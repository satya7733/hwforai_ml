==> flow/design.v <==
module q_update_core (
    input  logic         clk,
    input  logic         rst,
    input  logic         start,
    input  logic signed [15:0] Q_current,
    input  logic signed [15:0] Q_next_0,
    input  logic signed [15:0] Q_next_1,
    input  logic signed [15:0] Q_next_2,
    input  logic signed [15:0] Q_next_3,
    input  logic signed [15:0] reward,
    input  logic signed [15:0] alpha,
    input  logic signed [15:0] gamma,
    output logic signed [15:0] Q_new,
    output logic         done
);
    typedef enum logic [1:0] {
        IDLE,
        FIND_MAX,
        COMPUTE,
        DONE
    } state_t;
    state_t state, next_state;
    logic signed [15:0] max_q_next;
    logic signed [31:0] temp1, temp2, temp3, temp4, temp5;
    logic signed [31:0] one_minus_alpha;
    always_ff @(posedge clk or posedge rst) begin
        if (rst)
            state <= IDLE;
        else
            state <= next_state;
    end
    always_comb begin
        next_state = state;
        case (state)
            IDLE:       if (start) next_state = FIND_MAX;
            FIND_MAX:   next_state = COMPUTE;
            COMPUTE:    next_state = DONE;
            DONE:       next_state = IDLE;
        endcase
    end
    always_ff @(posedge clk) begin
        if (state == FIND_MAX) begin
            max_q_next <= Q_next_0;
            if (Q_next_1 > max_q_next) max_q_next <= Q_next_1;
            if (Q_next_2 > max_q_next) max_q_next <= Q_next_2;
            if (Q_next_3 > max_q_next) max_q_next <= Q_next_3;
        end
    end
    always_ff @(posedge clk) begin
        if (state == COMPUTE) begin
            one_minus_alpha <= (16'h1000 - alpha);   
            temp1 <= (gamma * max_q_next) >>> 12;     
            temp2 <= reward + temp1[15:0];            
            temp3 <= (alpha * temp2[15:0]) >>> 12;    
            temp4 <= (one_minus_alpha * Q_current) >>> 12;  
            temp5 <= temp3 + temp4;                  
        end
    end
    always_ff @(posedge clk) begin
        if (state == DONE) begin
            Q_new <= temp5[15:0];
        end
    end
    assign done = (state == DONE);
endmodule
# Step by step through the tools: q_update_core
# Tool output for the design above, in the order of the flow.
# Lines are those of the file above, counted from 1.
# Operators carry their Yosys type and port widths (W data, S select, Z words).
# Library cell names are shortened.
# A cell with n/a has no value.
[design]
design = "q_update_core"
clk_port = "clk"
lib = "sky130hd"
pvt_corner = "tt_025C_1v80"

# Word level
# Yosys after proc, flatten, opt, wreduce and memory -nomap, before mapping. Memory bits, and registers merged into a memory's read port (data or address), are not among the register bits. Print and check cells are not counted. Equal cells are merged and count once.
[word_totals]
regBits = 146
latch_bits = 0
mem_bits_rw = 0
rom_bits = 0
clocked_rd_ports_x_width = 0
n_memories = 0
in_bits = 131
out_inout_bits = 17
word_cells = 28
[op_classes]
add_sub_neg = 3
n_mul = 3
div = 0
cmp = 3
n_eq = 4
shifts = 0
mux = 5
n_logic = 0
n_reduce_logical = 1
[op_table]
columns = ["operator", "count"]
rows = [
  ["$mul A16 B16 Y28", 2],
  ["$mul A32 B16 Y28", 1],
  ["$gt A16 B16 Y1", 3],
  ["$mux W16", 3],
  ["$add A16 B16 Y16", 2],
  ["$sub A13 B16 Y17 const A", 1],
  ["$pmux W2 S4", 1],
  ["$eq A2 B2 Y1 const B", 2],
  ["$eq A2 B1 Y1 const B", 1],
  ["$ne A2 B2 Y1 const B", 1],
  ["$logic_not A2 Y1", 1],
  ["$mux W2", 1],
]

# Logic depth
# Longest topological path by Yosys (ltp), each cell counted once; first at word level (registers and memories cut), then after technology mapping (sequential cells cut; the memories' decode and read muxes count).
[logic_depth]
ltp_word = 4
abc_area = 0
ltp_mapped = 24
depth_no_buf = 22

# Synthesis result
# Yosys stat after the flow's synthesis: flattened, memories mapped to cells. It holds for the ABC_AREA given above (unset counts as 0); a run with the other value may have another netlist.
[by_type]
columns = ["cell_type", "count", "type_area_um2"]
rows = [
  ["fa_1", 650, 1.3E+04],
  ["edfxtp_1", 129, 3.87E+03],
  ["ha_1", 308, 3.85E+03],
  ["inv_1", 799, 3E+03],
  ["and2_1", 355, 2220.88],
  ["nand2_1", 414, 1553.99],
  ["xnor2_1", 103, 902.115],
  ["clkbuf_1", 122, 457.939],
  ["nor2_1", 83, 311.549],
  ["a21oi_1", 60, 300.288],
  ["xor2_1", 25, 218.96],
  ["mux2_2", 16, 180.173],
  ["a21o_1", 23, 172.666],
  ["mux2i_1", 17, 170.163],
  ["o21a_1", 18, 135.13],
  ["a31oi_1", 20, 125.12],
  ["o21ai_0", 23, 115.11],
  ["nor3_1", 22, 110.106],
]
# Other cell types: 48; their cells: 156.
[synth_totals]
stdcells = 3343
yosys_area_um2 = 31969.4
sequential_area_um2 = 3975.1
ffs = 133
buffers = 125

# Timing after synthesis
# OpenSTA on the mapped netlist: ideal clock, no wires. The path of least setup slack (recovery checks aside). Input and output delay are each 20% of the period. Register names are those of the netlist, which keeps one name where synthesis merged equal registers.
[synth_timing]
path_type = "input -> register"
from = "in alpha[11]"
to = "reg temp3[12]"
clock_period_ns = 10.5
in_delay_ns = 2.100
setup_ns = 0.258
launch_ns = 2.100
arrival_ns = 7.877
required_ns = 10.242
path_slack_ns = 2.365
delay_ns = 6.035
path_stages = 20
n_path_buf = 2
period_less_setup_slack_ns = 8.135
# "delay_ns" is the arrival time less input delay plus setup time.
# "path_stages": output pins that drive a net of the path, with the launching flip-flop's if there is one; two outputs of one cell count as two.
# "period_less_setup_slack_ns" is the clock period less the worst setup slack; recovery checks do not enter. This is arithmetic on one report: input and output delays are still those of the set period (20% each).
# Between the ends stands the longest chain of elaborated cells between them, by number of cells; it is not shown to be the way that was timed. Of several equally long chains one is given.
# A line is the first line of the expression or statement that the cell stems from. Yosys adds cells for indexed reads and writes and turns some case tables into memories.
[synth_via]
path_cell_list = "clkbuf_1 -> clkbuf_1 -> nand2_1 -> fa_1 -> fa_1 -> fa_1 -> inv_1 -> fa_1 -> fa_1 -> inv_1 -> fa_1 -> inv_1 -> ha_1 -> a2111o_1 -> a221o_1 -> o2111ai_2 -> a211oi_2 -> or3_1 -> a211oi_1 -> nor2_1"
elab_chain_cells = 1
cells_between = 1
lines_between = 1
cone_classes = "1 x mul"
[synth_rtl]
columns = ["element", "line", "text"]
rows = [
  ["start, declared", 11, "input  logic signed [15:0] alpha,"],
  ["$mul A16 B16 Y28", 54, "temp3 <= (alpha * temp2[15:0]) >>> 12;"],
  ["end, assigned", 54, ""],
]

# Worst path after layout
# From the final timing report of stored run 1: the path of least setup slack in the routed layout; clock arrival at registers is part of the times.
[layout_timing]
path_type = "input -> register"
from = "in alpha[5]"
to = "reg temp3[10]"
clock_period_ns = 9.76
in_delay_ns = 1.95
setup_ns = 0.26
launch_ns = 1.95
arrival_ns = 8.85
required_ns = 10.00
path_slack_ns = 1.15
path_stages = 22
n_path_buf = 1
# Between the ends stands the longest chain of elaborated cells between them, by number of cells; it is not shown to be the way that was timed. Of several equally long chains one is given.
[layout_via]
path_cell_list = "clkdlybuf4s50_1 -> and2_1 -> fa_1 -> inv_1 -> fa_1 -> fa_1 -> fa_1 -> inv_1 -> fa_1 -> inv_1 -> fa_1 -> inv_1 -> ha_1 -> o21a_1 -> o211ai_1 -> a21oi_1 -> a221o_1 -> o2111ai_2 -> nand2_1 -> a21o_1 -> a211oi_1 -> nor3_1"
elab_chain_cells = 1
cells_between = 1
lines_between = 1
cone_classes = "1 x mul"
[layout_rtl]
columns = ["element", "line", "text"]
rows = [
  ["start, declared", 11, "input  logic signed [15:0] alpha,"],
  ["$mul A16 B16 Y28", 54, "temp3 <= (alpha * temp2[15:0]) >>> 12;"],
  ["end, assigned", 54, ""],
]

Ticket comment

2 stored runs of q_update_core in the flow (synthesis by Yosys, layout by OpenROAD, sky130hd cells), in arbitrary order. Constraints: input delay and output delay 20% of the set period each, output load 0.01 pF.
"achieved_clock_period_ns" = clock period - worst setup slack. The figure is calculated, with input and output delays left at 20% of the set period.
"worst_path_ns" is the time allowed to the run's worst setup path (the clock period less input and output delay, where it has them) less its slack. Clock arrival times count: a late capture clock shortens it, a late launch clock lengthens it.
"fin_power_w": no workload was simulated; the value follows from the tool's default switching activity.

# stored run 1
==> flow/run.sh <==
#!/bin/bash
# the make line also repeats the synthesis and layout settings of config.mk as NAME=value (left out here)
make -C /OpenROAD-flow-scripts/flow DESIGN_CONFIG=/design/flow/config.mk WORK_HOME=/design/flow/orfs CLKGATE_MAP_FILE= finish
==> flow/config.mk <==
export PLATFORM = sky130hd
export DESIGN_NAME = q_update_core
export DESIGN_NICKNAME = q_update_core
export VERILOG_FILES = /design/flow/design.v
export SDC_FILE = /design/flow/constraint.sdc
export NUM_CORES = 4
export LEC_CHECK = 0
export CAP_MARGIN = 25
export CELL_PAD_IN_SITES_DETAIL_PLACEMENT = 0
export CORE_ASPECT_RATIO = 0.54
export CORE_MARGIN = 2
export CORE_UTILIZATION = 16
export CTS_CLUSTER_DIAMETER = 299
export GPL_ROUTABILITY_DRIVEN = 1
export MAX_ROUTING_LAYER = met5
export MIN_ROUTING_LAYER = met1
export PLACE_DENSITY_LB_ADDON = 0.23
export SLEW_MARGIN = 20
export TNS_END_PERCENT = 55
==> flow/constraint.sdc <==
create_clock -name core_clock -period 9.76 [get_ports {clk}]
set_input_delay 1.9520 -clock core_clock [delete_from_list [all_inputs] [get_ports {clk}]]
set_output_delay 1.9520 -clock core_clock [all_outputs]
set_load 0.01 [all_outputs]

==> stored run 1: results <==
final_die_area_um2=203571.0
worst_path_ns=6.66
path_kind="input -> register"
timing.hold.ws_ns=0.424
achieved_clock_period_ns=8.608
setup_worst_slack_ns=1.152
layout_utilization_pct=19.0
stdcell_area_um2=37651.1
fin_power_w=0.00729
synth_area_um2=31969.4
setup_tns_ns=0.000

# stored run 2
==> flow/run.sh <==
#!/bin/bash
# the make line also repeats the synthesis and layout settings of config.mk as NAME=value (left out here)
make -C /OpenROAD-flow-scripts/flow DESIGN_CONFIG=/design/flow/config.mk WORK_HOME=/design/flow/orfs CLKGATE_MAP_FILE= finish
==> flow/config.mk <==
export PLATFORM = sky130hd
export DESIGN_NAME = q_update_core
export DESIGN_NICKNAME = q_update_core
export VERILOG_FILES = /design/flow/design.v
export SDC_FILE = /design/flow/constraint.sdc
export NUM_CORES = 4
export LEC_CHECK = 0
export CAP_MARGIN = 20
export CELL_PAD_IN_SITES_GLOBAL_PLACEMENT = 3
export CORE_MARGIN = 2
export CORE_UTILIZATION = 46
export MAX_ROUTING_LAYER = met5
export SETUP_SLACK_MARGIN = 1.0
export SLEW_MARGIN = 40
==> flow/constraint.sdc <==
create_clock -name core_clock -period 14.4 [get_ports {clk}]
set_input_delay 2.8800 -clock core_clock [delete_from_list [all_inputs] [get_ports {clk}]]
set_output_delay 2.8800 -clock core_clock [all_outputs]
set_load 0.01 [all_outputs]

==> stored run 2: results <==
final_die_area_um2=71623.1
worst_path_ns=6.54
path_kind="input -> register"
timing.hold.ws_ns=0.417
achieved_clock_period_ns=9.420
setup_worst_slack_ns=4.980
layout_utilization_pct=51.0
stdcell_area_um2=35024.8
fin_power_w=0.004596
synth_area_um2=31969.4
setup_tns_ns=0.000
