==> flow/design.v <==
`timescale 1ns/1ps
module binary_lif_neuron #(
    parameter integer W            = 8,    
    parameter integer FRAC_BITS    = 5,    
    parameter integer LAMBDA_NUM   =  8,
    parameter integer LAMBDA_DEN   = 10,
    parameter integer THRESH       = 20,   
    parameter integer RESET_VAL    =  0
)(
    input  wire                  clk,
    input  wire                  rst_n,    
    input  wire                  in_bit,   
    output reg                   spike     
);
    reg [W-1:0] pot;
    wire [W+clog2(LAMBDA_NUM)-1:0] leak_mult;
    assign leak_mult = pot * LAMBDA_NUM;
    wire [W-1:0] next_pot =
        (leak_mult / LAMBDA_DEN) + in_bit;   
    always @(posedge clk) begin
        if (!rst_n) begin
            pot   <= '0;
            spike <= 1'b0;
        end else begin
            spike <= (next_pot >= THRESH);
            pot   <= spike ? RESET_VAL[W-1:0] : next_pot;
        end
    end
    function integer clog2;
        input integer value;
        integer i;
        begin
            clog2 = 0;
            for (i = value-1; i > 0; i = i >> 1)
                clog2 = clog2 + 1;
        end
    endfunction
endmodule
* Reports on binary_lif_neuron *
The steps from the RTL of binary_lif_neuron to its reports follow in flow order.
Lines are those of the file above, counted from 1.
Cell names lack the library's common part.
A cell with n/a has no value.

set-up
  top module = binary_lif_neuron
  clock port = clk
  standard-cell library = sky130hd
  library corner = tt_025C_1v80

* Word-level counts *
Source: Yosys, flattened and elaborated, memories not mapped. Widths are those after wreduce. Registers that Yosys merges into a memory's read port (data or address) are not register bits. Print and check cells do not count. Equal cells are merged and count once.

operators by class
  bitwise operators = 1
  div/mod/pow operators = 1
  order comparisons = 1
  reductions and logical operators = 1
  add/subtract/negate cells = 1

operators with widths
  cell                                                                                  number
  11-bit by 4-bit divider with 32-bit output (second input constant)                    1
  8-bit by 1-bit adder with 8-bit output                                                1
  8-bit by 5-bit greater-or-equal comparator with 1-bit output (second input constant)  1
  2-bit OR reduction                                                                    1
  1-bit inverter                                                                        1

storage and ports
  flip-flop bits (word level) = 9
  elaborated cells = 7
  output and inout bits = 1
  input port bits = 3

* Logic depth *
Depth = most cells in a row (Yosys ltp): at word level without a register or memory, in the mapped netlist without a sequential cell, where the memories' decode and read muxes count.

logic depth
  depth after elaboration = 3
  ABC_AREA = 0
  depth in mapped cells = 31
  mapped depth without buffers = 27

* Synthesis result *
Source: synth_stat.txt of the flow (Yosys; design flattened, memories mapped). It holds for the ABC_AREA given above (unset counts as 0); a run with the other value may have another netlist.
Totals and module areas in this step are rounded.

mapped netlist
  chip area (Yosys) = 2,000 sq um
  flip-flops = 9
  cell count = 295

cells by type
  cell       number  total area (sq um)
  dfxtp_1    9       180.173
  nor2_1     31      116.362
  o21ai_0    17      85.082
  nand2_1    22      82.579
  a21oi_1    13      65.062
  ha_1       5       62.56
  nand2b_1   9       56.304
  nand3_1    10      50.048
  nand4_1    8       50.048
  a211o_1    5       43.792
  nor2b_1    7       43.792
  inv_1      11      41.29
  buf_2      8       40.038
  nor3_1     8       40.038
  a21o_1     5       37.536
  and3_1     6       37.536
  a2111oi_0  4       35.034
  and3b_1    4       35.034

Not listed: further types 61, cells in them 113.

* Path before layout *
Path of least setup slack by OpenSTA after synthesis, without wires, with an ideal clock, recovery checks aside; 20% of the period is set as input and as output delay. Where synthesis merged equal registers, the netlist keeps one of their names.

timing path post-synthesis
  path type = register -> register
  from = reg pot[6]
  to = reg spike
  buffers on the path = 4
  required time = 5,778 ps
  stages = 32
  arrival = 5,877 ps
  setup slack = -99 ps
  clock period = 5,900 ps
  path delay = 5,999 ps
  library setup time = 122 ps
  time at the first pin = 0 ps
  synthesis period reached = 5,999 ps

"path delay" = arrival - input delay + setup time.
"stages" counts driving pins, that of a launching flip-flop among them; a cell with two outputs on the path counts twice.
"synthesis period reached" is the clock period less the worst setup slack; recovery checks do not enter. This is arithmetic on one report: input and output delays are still those of the set period (20% each).
Between the ends stands the longest chain of elaborated cells between them, by number of cells; it is not shown to be the way that was timed. Of several equally long chains one is given.
Each line given opens the expression or statement behind the cell; cells for indexed reads and writes are added by Yosys, which also makes memories of some case tables.

on the way, post-synthesis
  path through = dfxtp_1 > buf_2 > nor2_1 > inv_1 > ha_1 > nand2b_1 > buf_6 > a221o_1 > a211o_1 > o211ai_4 > o211ai_1 > buf_2 > nand2_1 > and3_1 > nand2_1 > o21ai_0 > ha_1 > o41ai_1 > a31oi_1 > nor3_1 > and3_1 > o22a_1 > and4b_1 > buf_4 > nand2_1 > ha_1 > ha_1 > and3_1 > nand3_1 > o21ai_0 > a21oi_1 > a221o_1
  length of the longest elaborated chain = 3
  elaborated cells on any way between the ends = 3

RTL lines, path post-synthesis
  item                                                          RTL line  source
  from (decl)                                                   15        reg [W-1:0] pot;
  from (assign)                                                 22        pot   <= '0;
  from (assign)                                                 26        pot   <= spike ? RESET_VAL[W-1:0] : next_pot;
  11-bit by 4-bit divider with 32-bit output                    19        (leak_mult / LAMBDA_DEN) + in_bit;
  8-bit by 1-bit adder with 8-bit output                        19
  8-bit by 5-bit greater-or-equal comparator with 1-bit output  25        spike <= (next_pot >= THRESH);
  to (assign)                                                   23        spike <= 1'b0;
  to (assign)                                                   25
  to (decl)                                                     13        output reg                   spike

* Path in the finished layout *
From the final timing report of flow run 1: the path of least setup slack in the routed layout; clock arrival at registers is part of the times.
The report prints the path's times to 10 ps; the period is as set.

timing path post-layout
  path type = register -> register
  from = reg pot[5]
  to = reg spike
  stages = 28
  arrival = 6,360 ps
  setup slack = 460 ps
  library setup time = 120 ps
  required time = 6,810 ps
  clock period = 6,700 ps
  buffers on the path = 0
  time at the first pin = 240 ps

Between the ends stands the longest chain of elaborated cells between them, by number of cells; it is not shown to be the way that was timed. Of several equally long chains one is given.

on the way, post-layout
  path through = dfxtp_1 > nor2_1 > inv_1 > ha_1 > nand2b_1 > a221o_1 > a211o_1 > o211ai_4 > o211a_4 > o211ai_1 > and3_1 > nand2_1 > o21ai_0 > ha_1 > o41ai_1 > a31oi_1 > o31ai_1 > a211oi_1 > or4_4 > o311a_1 > nand2_1 > ha_1 > ha_1 > and3_1 > nand3_1 > o21ai_0 > a21oi_1 > a221o_1
  length of the longest elaborated chain = 3
  elaborated cells on any way between the ends = 3

RTL lines, path post-layout
  item                                                          RTL line  source
  from (decl)                                                   15        reg [W-1:0] pot;
  from (assign)                                                 22        pot   <= '0;
  from (assign)                                                 26        pot   <= spike ? RESET_VAL[W-1:0] : next_pot;
  11-bit by 4-bit divider with 32-bit output                    19        (leak_mult / LAMBDA_DEN) + in_bit;
  8-bit by 1-bit adder with 8-bit output                        19
  8-bit by 5-bit greater-or-equal comparator with 1-bit output  25        spike <= (next_pot >= THRESH);
  to (assign)                                                   23        spike <= 1'b0;
  to (assign)                                                   25
  to (decl)                                                     13        output reg                   spike

Lab notebook: binary_lif_neuron

Flow measurements of binary_lif_neuron on sky130hd: 2 stored runs with different settings, listed in no order. Input and output delays are each 20% of the period that was set; the output load is 0.01 pF.
"achieved clock period" means the clock period less the worst setup slack. The figure is calculated, with input and output delays left at 20% of the set period.
"total power of the final layout": no workload was simulated; the value follows from the tool's default switching activity.
Values from the reports are rounded here.
A setting shown as - is not set for that run.
A result given as - is not shown for that run.

name                                            flow run 1  flow run 2
period_ns                                       6.7         5.34
CAP_MARGIN                                      20          10
CORE_MARGIN                                     2           9
CORE_UTILIZATION                                40          46
SLEW_MARGIN                                     20          20
SETUP_SLACK_MARGIN                              -           1.55
PLACE_DENSITY_LB_ADDON                          -           0.02
HOLD_SLACK_MARGIN                               -           0.05
CELL_PAD_IN_SITES_DETAIL_PLACEMENT              -           2
GPL_ROUTABILITY_DRIVEN                          -           1
CTS_CLUSTER_DIAMETER                            -           400
total power of the final layout (µW)            880         -
die outline area (sq um)                        5,700       -
achieved clock period (ps)                      6,242       -
cell area after synthesis (sq um)               2,000       -
standard-cell area of the final layout (sq um)  2,200       -
setup slack of the worst path (ps)              460         -

Flow run 2: no final report: placement broke off with DPL-0033
